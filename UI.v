==> flow/design.v <==
module UI (
    input masterEnablewire,
    input CLOCK_50,
	input resetN,
    input [3:0] KEY,
    output [6:0] HEX0, 
    output [6:0] HEX1, 
    output [6:0] HEX2, 
    output [6:0] HEX3,
    output [6:0] HEX4,
    output [6:0] HEX5, 
	output [3:0] counter,
	output blackout,
	output canBuildWire
	);
	wire enableEveryOneSecond;
    wire enableEveryHalfSecond;
	wire canBuild;
    RateDivider #(.SPEED(1)) U0 (.clk(CLOCK_50), .enable(enableEveryOneSecond));
	RateDivider #(.SPEED(7)) U1 (.clk(CLOCK_50), .enable(enableEveryHalfSecond));
    gameTimeCounter U2 (.masterEnable(masterEnablewire), .enableDC(enableEveryOneSecond), .reset(resetN), .Clock(CLOCK_50), .hex3(HEX3), .hex4(HEX4), .hex5(HEX5));
    BlackOutCoolDown U3 (.enableDC(enableEveryOneSecond && masterEnablewire), .triggerButton(!KEY[3]), .clk(CLOCK_50), .ability(blackout), .hexCounterWireTens(HEX2), .hexCounterWireOnes(HEX1));
    GateCoolDown U4 (.enableDC(enableEveryOneSecond && masterEnablewire), .triggerButton(!KEY[2]), .clk(CLOCK_50), .ability(canBuild), .hexCounterWire(HEX0));
    SelectGate U5 (.enableDC(enableEveryHalfSecond && masterEnablewire), .nextButton(!KEY[0]), .backButton(!KEY[1]), .clk(CLOCK_50), .canBuild(canBuild), .indicatorLoc(counter));
	assign canBuildWire = canBuild;
endmodule
module GateCoolDown(input enableDC, input triggerButton, input clk, output wire ability, output wire [6:0] hexCounterWire);
    reg takeInput = 1'b1;
    reg [3:0] counter = 4'b0000;
    wire [6:0] HEXInterpretedOutput;
    reg isMoveAvailable = 1'b1;
    always @ (posedge clk) begin
        if (counter == 4'b0000) begin
            isMoveAvailable <= 1'b1;
            takeInput <= 1'b1;
            if (triggerButton) begin
                if (takeInput) begin
                    counter <= 4'b0111;
                    isMoveAvailable <= 1'b0;
                    takeInput <= 1'b0;
                end
            end
        end
        else begin
            if (enableDC) begin
                if (counter > 4'b0000) begin
                    counter <= counter - 1'b1;
                end
            end
        end
    end
    HEX_Decoder U0 (.c(counter), .s(HEXInterpretedOutput));
    assign ability = isMoveAvailable;
    assign hexCounterWire = (counter) ? HEXInterpretedOutput : 7'b1111111;
endmodule 
module BlackOutCoolDown(input enableDC, input triggerButton, input clk, output wire ability, output wire [6:0] hexCounterWireTens, output wire [6:0] hexCounterWireOnes);
    reg takeInput = 1'b1;
    reg [4:0] counter = 5'b00000;
    wire [6:0] HEXInterpretedOutputTens;
    wire [6:0] HEXInterpretedOutputOnes;
    wire [3:0] counterTens;
    wire [3:0] counterOnes;
    reg isMoveAvailable = 1'b1;
    always @ (posedge clk) begin
        if (counter == 5'b00000) begin
            isMoveAvailable <= 1'b1;
            takeInput <= 1'b1;
            if (triggerButton) begin
                if (takeInput) begin
                    counter <= 5'b11110;
                    isMoveAvailable <= 1'b0;
                    takeInput <= 1'b0;
                end
            end
        end
        else begin
            if (enableDC) begin
                if (counter > 5'b00000) begin
                    counter <= counter - 1'b1;
                end
            end
        end
    end
    assign ability = isMoveAvailable;
    assign counterTens = (counter / 10) % 10;
    assign counterOnes = counter % 10;
    HEX_Decoder U0 (.c(counterOnes), .s(HEXInterpretedOutputOnes));
    HEX_Decoder U1 (.c(counterTens), .s(HEXInterpretedOutputTens));
    assign hexCounterWireOnes = (counter) ? HEXInterpretedOutputOnes : 7'b1111111;
    assign hexCounterWireTens = (counter) ? HEXInterpretedOutputTens : 7'b1111111;
endmodule 
module SelectGate(input enableDC, input nextButton, input backButton, input clk, input canBuild, output [3:0] indicatorLoc);
    reg [3:0] gateCounter = 4'b0000;
    always @ (posedge clk) begin
        if(enableDC == 1'b1) begin
            if (canBuild == 1'b1) begin 
				if(gateCounter == 4'b1001) begin
					if(nextButton == 1'b1) begin
						gateCounter <= 4'b0000;
					end
					if(backButton == 1'b1) begin
						gateCounter <= gateCounter - 1'b1;
					end
				end
				else if(gateCounter == 4'b0000) begin
					if(backButton == 1'b1) begin
						gateCounter <= 4'b1001;
					end
					if(nextButton == 1'b1) begin
						gateCounter <= gateCounter + 1'b1; 
					end
				end
				else begin
					if(nextButton == 1'b1) begin
						gateCounter <= gateCounter + 1'b1;
					end
					if(backButton == 1'b1) begin
						gateCounter <= gateCounter - 1'b1;
					end
				end
			end 
        end
    end
    assign indicatorLoc = gateCounter;
endmodule
module gameTimeCounter(
  input masterEnable,
  input enableDC,
  input reset,
  input Clock,
  output wire [6:0] hex3,
  output wire [6:0] hex4,
  output wire [6:0] hex5
);
  reg [6:0] curTime = 7'b1111000;
  wire [3:0] hundreds;
  wire [3:0] tens;
  wire [3:0] ones;
  always @(posedge Clock) begin
    if (reset == 1'b0) begin
      curTime <= 7'b1111000;
    end else begin
      if (enableDC) begin
        if (masterEnable) begin
          if (curTime > 1'b0) begin
            curTime <= curTime - 1'b1;
          end
        end
      end
    end
  end
  assign hundreds = (curTime / 100) % 10;
  assign tens = (curTime / 10) % 10;
  assign ones = curTime % 10;
  hex_decoder U2 (hundreds[3:0], hex5);
  hex_decoder U1 (tens[3:0], hex4);
  hex_decoder U0 (ones[3:0], hex3);
endmodule
module HEX_Decoder(c, s);
    input[3:0] c;
    output[6:0] s;
    assign s[0] = ~( ~( (~c[3] & ~c[2] & ~c[1] & c[0]) | (~c[3] & c[2] & ~c[1] & ~c[0]) | (c[3] & ~c[2] & c[1] & c[0]) | (c[3] & c[2] & ~c[1] & c[0]) ) );    
    assign s[1] = ~( ~( (~c[3] & c[2] & ~c[1] & c[0]) | (~c[3] & c[2] & c[1] & ~c[0]) | (c[3] & ~c[2] & c[1] & c[0]) | (c[3] & c[2] & ~c[1] & ~c[0]) | (c[3] & c[2] & c[1] & ~c[0]) | (c[3] & c[2] & c[1] & c[0]) ) );
    assign s[2] = ~( ~( (~c[3] & ~c[2] & c[1] & ~c[0]) | (c[3] & c[2] & ~c[1] & ~c[0]) | (c[3] & c[2] & c[1] & ~c[0]) | (c[3] & c[2] & c[1] & c[0])) );
    assign s[3] = ~( ~( (~c[3] & ~c[2] & ~c[1] & c[0]) | (~c[3] & c[2] & ~c[1] & ~c[0]) | (~c[3] & c[2] & c[1] & c[0]) | (c[3] & ~c[2] & c[1] & ~c[0]) | (c[3] & c[2] & c[1] & c[0]) ) );
    assign s[4] = ~( ~( (~c[3] & ~c[2] & ~c[1] & c[0]) | (~c[3] & ~c[2] & c[1] & c[0]) | (~c[3] & c[2] & ~c[1] & ~c[0]) | (~c[3] & c[2] & ~c[1] & c[0]) | (~c[3] & c[2] & c[1] & c[0]) | (c[3] & ~c[2] & ~c[1] & c[0]) ) );
    assign s[5] = ~( ~ ( (~c[3] & ~c[2] & ~c[1] & c[0]) | (~c[3] & ~c[2] & c[1] & ~c[0]) | (~c[3] & ~c[2] & c[1] & c[0]) | (~c[3] & c[2] & c[1] & c[0]) | (c[3] & c[2] & ~c[1] & c[0]) ) );
    assign s[6] = ~( ~( (~c[3] & ~c[2] & ~c[1] & ~c[0]) | (~c[3] & ~c[2] & ~c[1] & c[0]) | (~c[3] & c[2] & c[1] & c[0]) | (c[3] & c[2] & ~c[1] & ~c[0]) ) );
endmodule
module hex_decoder(c, display);
    input[3:0] c;
    output[6:0] display;
    HEX_Decoder u0 (.c(c), .s(display));
endmodule
module RateDivider (input wire clk, output reg enable);
  parameter SPEED = 1;
  reg [26:0] counter;   
  always @(posedge clk) begin
    if (counter == 50000000 / SPEED) begin   
      counter <= 0;                  
      enable <= 1'b1; 
    end else begin
      enable <= 1'b0;
		counter <= counter + 1;        
    end
  end
endmodule
Tool chain data of UI
Tool output for the design above, in the order of the flow.
Line numbers count from 1 in the design file above.
Operators carry their Yosys type and port widths (W data, S select, Z words).
Cell names lack the library's common part.
{ "inputs": {"top_module": "UI", "clock_port": "CLOCK_50", "library": "sky130hd", "corner": "tt_025C_1v80"} }

Word level
Source: Yosys, flattened and elaborated, memories not mapped. Widths are those after wreduce. Registers that Yosys merges into a memory's read port (data or address) are not register bits. Print and check cells do not count. Equal cells are merged and count once.
{ "op_classes": {"add_sub_neg": 7, "muxes": 25, "reduce_and_logical": 15, "div": 8, "compare": 3, "equal": 8, "logic": 342} }
{ "ops": {"columns": ["cell", "n"], "rows": [
  ["$mod A32 B4 Y32 const B", 3],
  ["$div A7 B7 Y32 const B", 1],
  ["$and A1 B1 Y1", 162],
  ["$or A1 B1 Y1", 156],
  ["$div A5 B4 Y32 const B", 1],
  ["$mod A5 B4 Y32 const B", 1],
  ["$div A7 B4 Y32 const B", 1],
  ["$mod A7 B4 Y32 const B", 1],
  ["$add A27 B1 Y27 const B", 2],
  ["$mux W4", 13],
  ["$eq A27 B23 Y1 const B", 1],
  ["$eq A27 B26 Y1 const B", 1],
  ["$mux W5", 5],
  ["$not A1 Y1", 24],
  ["$mux W7", 3],
  ["$reduce_bool A2 Y1", 4],
  ["$sub A4 B1 Y4 const B", 2],
  ["$logic_not A4 Y1", 2],
  ["$reduce_and A4 Y1", 2],
  ["$sub A7 B1 Y7 const B", 1],
  ["$gt A7 B1 Y1 const B", 1],
  ["$ne A2 B2 Y1 const B", 3],
  ["$reduce_and A3 Y1", 2],
  ["$sub A5 B1 Y5 const B", 1],
  ["$gt A5 B1 Y1 const B", 1],
  ["$logic_not A5 Y1", 1],
  ["$reduce_bool A5 Y1", 1],
  ["$ne A2 B1 Y1 const B", 2]
]} }
Not listed: further kinds 6, cells in them 10.
{ "bits": {"in_bits": 7, "elab_cells": 418, "out_inout_bits": 48, "ff_bits": 78} }

Depth
Depth = most cells in a row (Yosys ltp): at word level without a register or memory, in the mapped netlist without a sequential cell, where the memories' decode and read muxes count.
{ "logic_depth": {"depth_word": 12, "abc_area": 1, "depth_mapped": 27, "depth_no_buf": 27} }

Synthesis result
The flow's flattened synthesis, as Yosys stat reports it; memories are mapped. The netlist is that of the ABC_AREA named above (0 if unset); the other value can give another one.
Totals and module areas in this step are rounded.
{ "synth_totals": {"cells": 802, "flip_flops": 78, "n_buf": 13, "seqArea_um2": 1710, "area_um2": 5390} }
{ "by_type": {"columns": ["cell", "n", "type_area_um2"], "rows": [
  ["dfxtp_1", 63, 1261.21],
  ["nand2_1", 149, 559.286],
  ["inv_1", 130, 487.968],
  ["edfxtp_1", 15, 450.432],
  ["nor2_1", 104, 390.374],
  ["nand3_1", 72, 360.346],
  ["ha_1", 23, 287.776],
  ["xor2_1", 26, 227.718],
  ["nand4_1", 28, 175.168],
  ["o21ai_0", 32, 160.154],
  ["a21oi_1", 28, 140.134],
  ["nor3_1", 25, 125.12],
  ["xnor2_1", 13, 113.859],
  ["nor4_1", 12, 75.072],
  ["nand2_2", 10, 62.56],
  ["buf_4", 7, 52.55],
  ["nand3_2", 5, 50.048],
  ["nor2_4", 3, 33.782]
]} }
Other cell types: 27; their cells: 57.

Timing after synthesis
Path of least setup slack by OpenSTA after synthesis, without wires, with an ideal clock, recovery checks aside; 20% of the period is set as input and as output delay. Where synthesis merged equal registers, the netlist keeps one of their names.
{ "synth_timing": {"path_kind": "reg2out", "from": "register U2.curTime[0]", "to": "output HEX4[4]", "t_first_pin_ns": 0.000, "driving_pins": 22, "arrival_time_ns": 3.240, "setup_slack_ns": 1.168, "clock_period_ns": 5.51, "n_path_buf": 1, "required_time_ns": 4.408, "path_delay_ns": 3.240, "out_delay_ns": 1.102, "period_less_setup_slack_ns": 4.342} }
"path_delay_ns" = arrival - input delay + setup time.
A path that ends at an output port has no setup time.
"driving_pins": output pins that drive a net of the path, with the launching flip-flop's if there is one; two outputs of one cell count as two.
"period_less_setup_slack_ns" is the clock period less the worst setup slack; recovery checks do not enter. This is arithmetic on one report: input and output delays are still those of the set period (20% each).
The rows between start and end are the longest chain of elaborated cells between them; the timing report does not say that the signal goes this way. Where chains are equally long, one stands for them.
A line is the first line of the expression or statement that the cell stems from. Yosys adds cells for indexed reads and writes and turns some case tables into memories.
{ "synth_via": {"cell_sequence": "dfxtp_1 > clkbuf_1 > inv_1 > ha_1 > nand3_2 > nand3_1 > nand2_2 > nand2_2 > nand2_4 > nand2_2 > nand2_1 > nand3_2 > nand2_4 > inv_1 > nor2_1 > ha_1 > or2_2 > o21ai_0 > nand2_1 > nor2_1 > nor2_1 > a211oi_1", "elab_chain_cells": 11, "cone_cells": 25, "cone_classes": "div (2); logic (23)"} }
{ "synth_rtl": {"columns": ["item", "line", "text"], "rows": [
  ["from (decl)", 135, "reg [6:0] curTime = 7'b1111000;"],
  ["from (assign)", 141, "curTime <= 7'b1111000;"],
  ["from (assign)", 146, "curTime <= curTime - 1'b1;"],
  ["$div A7 B4 Y32", 153, "assign tens = (curTime / 10) % 10;"],
  ["$mod A32 B4 Y32", 153, null],
  ["$not A1 Y1", 166, "assign s[4] = ~( ~( (~c[3] & ~c[2] & ~c[1] & c[0]) | (~c[3] & ~c[2] & c[1] & c[0]) | (~c[3] & c[2] & ~c[1] & ~ ..."],
  ["$and A1 B1 Y1 x3", 166, null],
  ["$or A1 B1 Y1 x5", 166, null],
  ["to (decl)", 10, "output [6:0] HEX4,"]
]} }

Timing after layout
Path of least setup slack in the final report of flow run 1 (OpenROAD, finished layout, wires in). Where an end is a register, its clock arrival counts in the times.
{ "layout_timing": {"path_kind": "reg2out", "from": "register U2.curTime[5]", "to": "output HEX3[0]", "out_delay_ns": 0.55, "required_time_ns": 2.19, "n_path_buf": 4, "t_first_pin_ns": 0.35, "driving_pins": 22, "arrival_time_ns": 3.98, "clock_period_ns": 2.74, "setup_slack_ns": -1.79} }
The rows between start and end are the longest chain of elaborated cells between them; the timing report does not say that the signal goes this way. Where chains are equally long, one stands for them.
{ "layout_via": {"cell_sequence": "dfxtp_4 > buf_6 > nor2_4 > nand4_1 > nand4_1 > buf_4 > nand3_4 > nand2_4 > nand2_4 > nor2_4 > nand4_1 > nand3_4 > nand2_4 > o21ai_0 > nand2_2 > buf_4 > nand2_2 > nand3_2 > nor2_4 > nor2_2 > nand3_1 > buf_2", "elab_chain_cells": 8, "cone_cells": 20, "cone_classes": "div (1); logic (19)"} }
{ "layout_rtl": {"columns": ["item", "line", "text"], "rows": [
  ["from (decl)", 135, "reg [6:0] curTime = 7'b1111000;"],
  ["from (assign)", 141, "curTime <= 7'b1111000;"],
  ["from (assign)", 146, "curTime <= curTime - 1'b1;"],
  ["$mod A7 B4 Y32", 154, "assign ones = curTime % 10;"],
  ["$not A1 Y1", 162, "assign s[0] = ~( ~( (~c[3] & ~c[2] & ~c[1] & c[0]) | (~c[3] & c[2] & ~c[1] & ~c[0]) | (c[3] & ~c[2] & c[1] & c ..."],
  ["$and A1 B1 Y1 x3", 162, null],
  ["$or A1 B1 Y1 x3", 162, null],
  ["to (decl)", 9, "output [6:0] HEX3,"]
]} }

FLOW RESULTS
============

Measured results for UI: 2 stored runs of the Yosys and OpenROAD flow on sky130hd. The settings differ; the order carries no meaning. The constraints put input and output delay at 20% of the set period each and load the outputs with 0.01 pF.
"clock period reached" = clock period - worst setup slack. The figure is calculated, with input and output delays left at 20% of the set period.
"worst path time": the worst setup path's part of the clock period (all of it between registers, 20% less for each end at a port) less its slack. A launch clock that arrives late makes it longer, a capture clock that arrives late makes it shorter.
"power": no workload was simulated; the value follows from the tool's default switching activity.
The results are shown rounded.

==> flow run 1: settings <==
{ "period_ns": 2.74, "CORE_UTILIZATION": 33, "PLACE_DENSITY": 0.7, "CORE_MARGIN": 5, "CELL_PAD_IN_SITES_GLOBAL_PLACEMENT": 0, "CELL_PAD_IN_SITES_DETAIL_PLACEMENT": 1, "TNS_END_PERCENT": 35, "ABC_AREA": 1, "CAP_MARGIN": 5, "SLEW_MARGIN": 35 }
==> flow run 1: results <==
synthesis area: 5390 µm²
area inside the die boundary: 19000 µm²
standard-cell area after routing: 8170 µm²
final utilization: 0.513
lowest setup slack: -1.79 ns
setup total negative slack: -25.8 ns
smallest hold slack: 0.460 ns
power: 2500 uW
clock period reached: 4.533 ns
worst path time: 3.98 ns
critical path kind: reg2out

==> flow run 2: settings <==
{ "period_ns": 7.04, "CORE_UTILIZATION": 36, "PLACE_DENSITY_LB_ADDON": 0.18, "CORE_MARGIN": 6, "CELL_PAD_IN_SITES_GLOBAL_PLACEMENT": 0, "GPL_TIMING_DRIVEN": 0, "GPL_ROUTABILITY_DRIVEN": 1, "CTS_CLUSTER_DIAMETER": 51, "SLEW_MARGIN": 40, "CAP_MARGIN": 20 }
==> flow run 2: results <==
synthesis area: 5420 µm²
area inside the die boundary: 18100 µm²
standard-cell area after routing: 6510 µm²
final utilization: 0.446
lowest setup slack: 0.444 ns
setup total negative slack: 0.000 ns
smallest hold slack: 0.463 ns
power: 971 uW
clock period reached: 6.596 ns
worst path time: 5.19 ns
critical path kind: reg2out
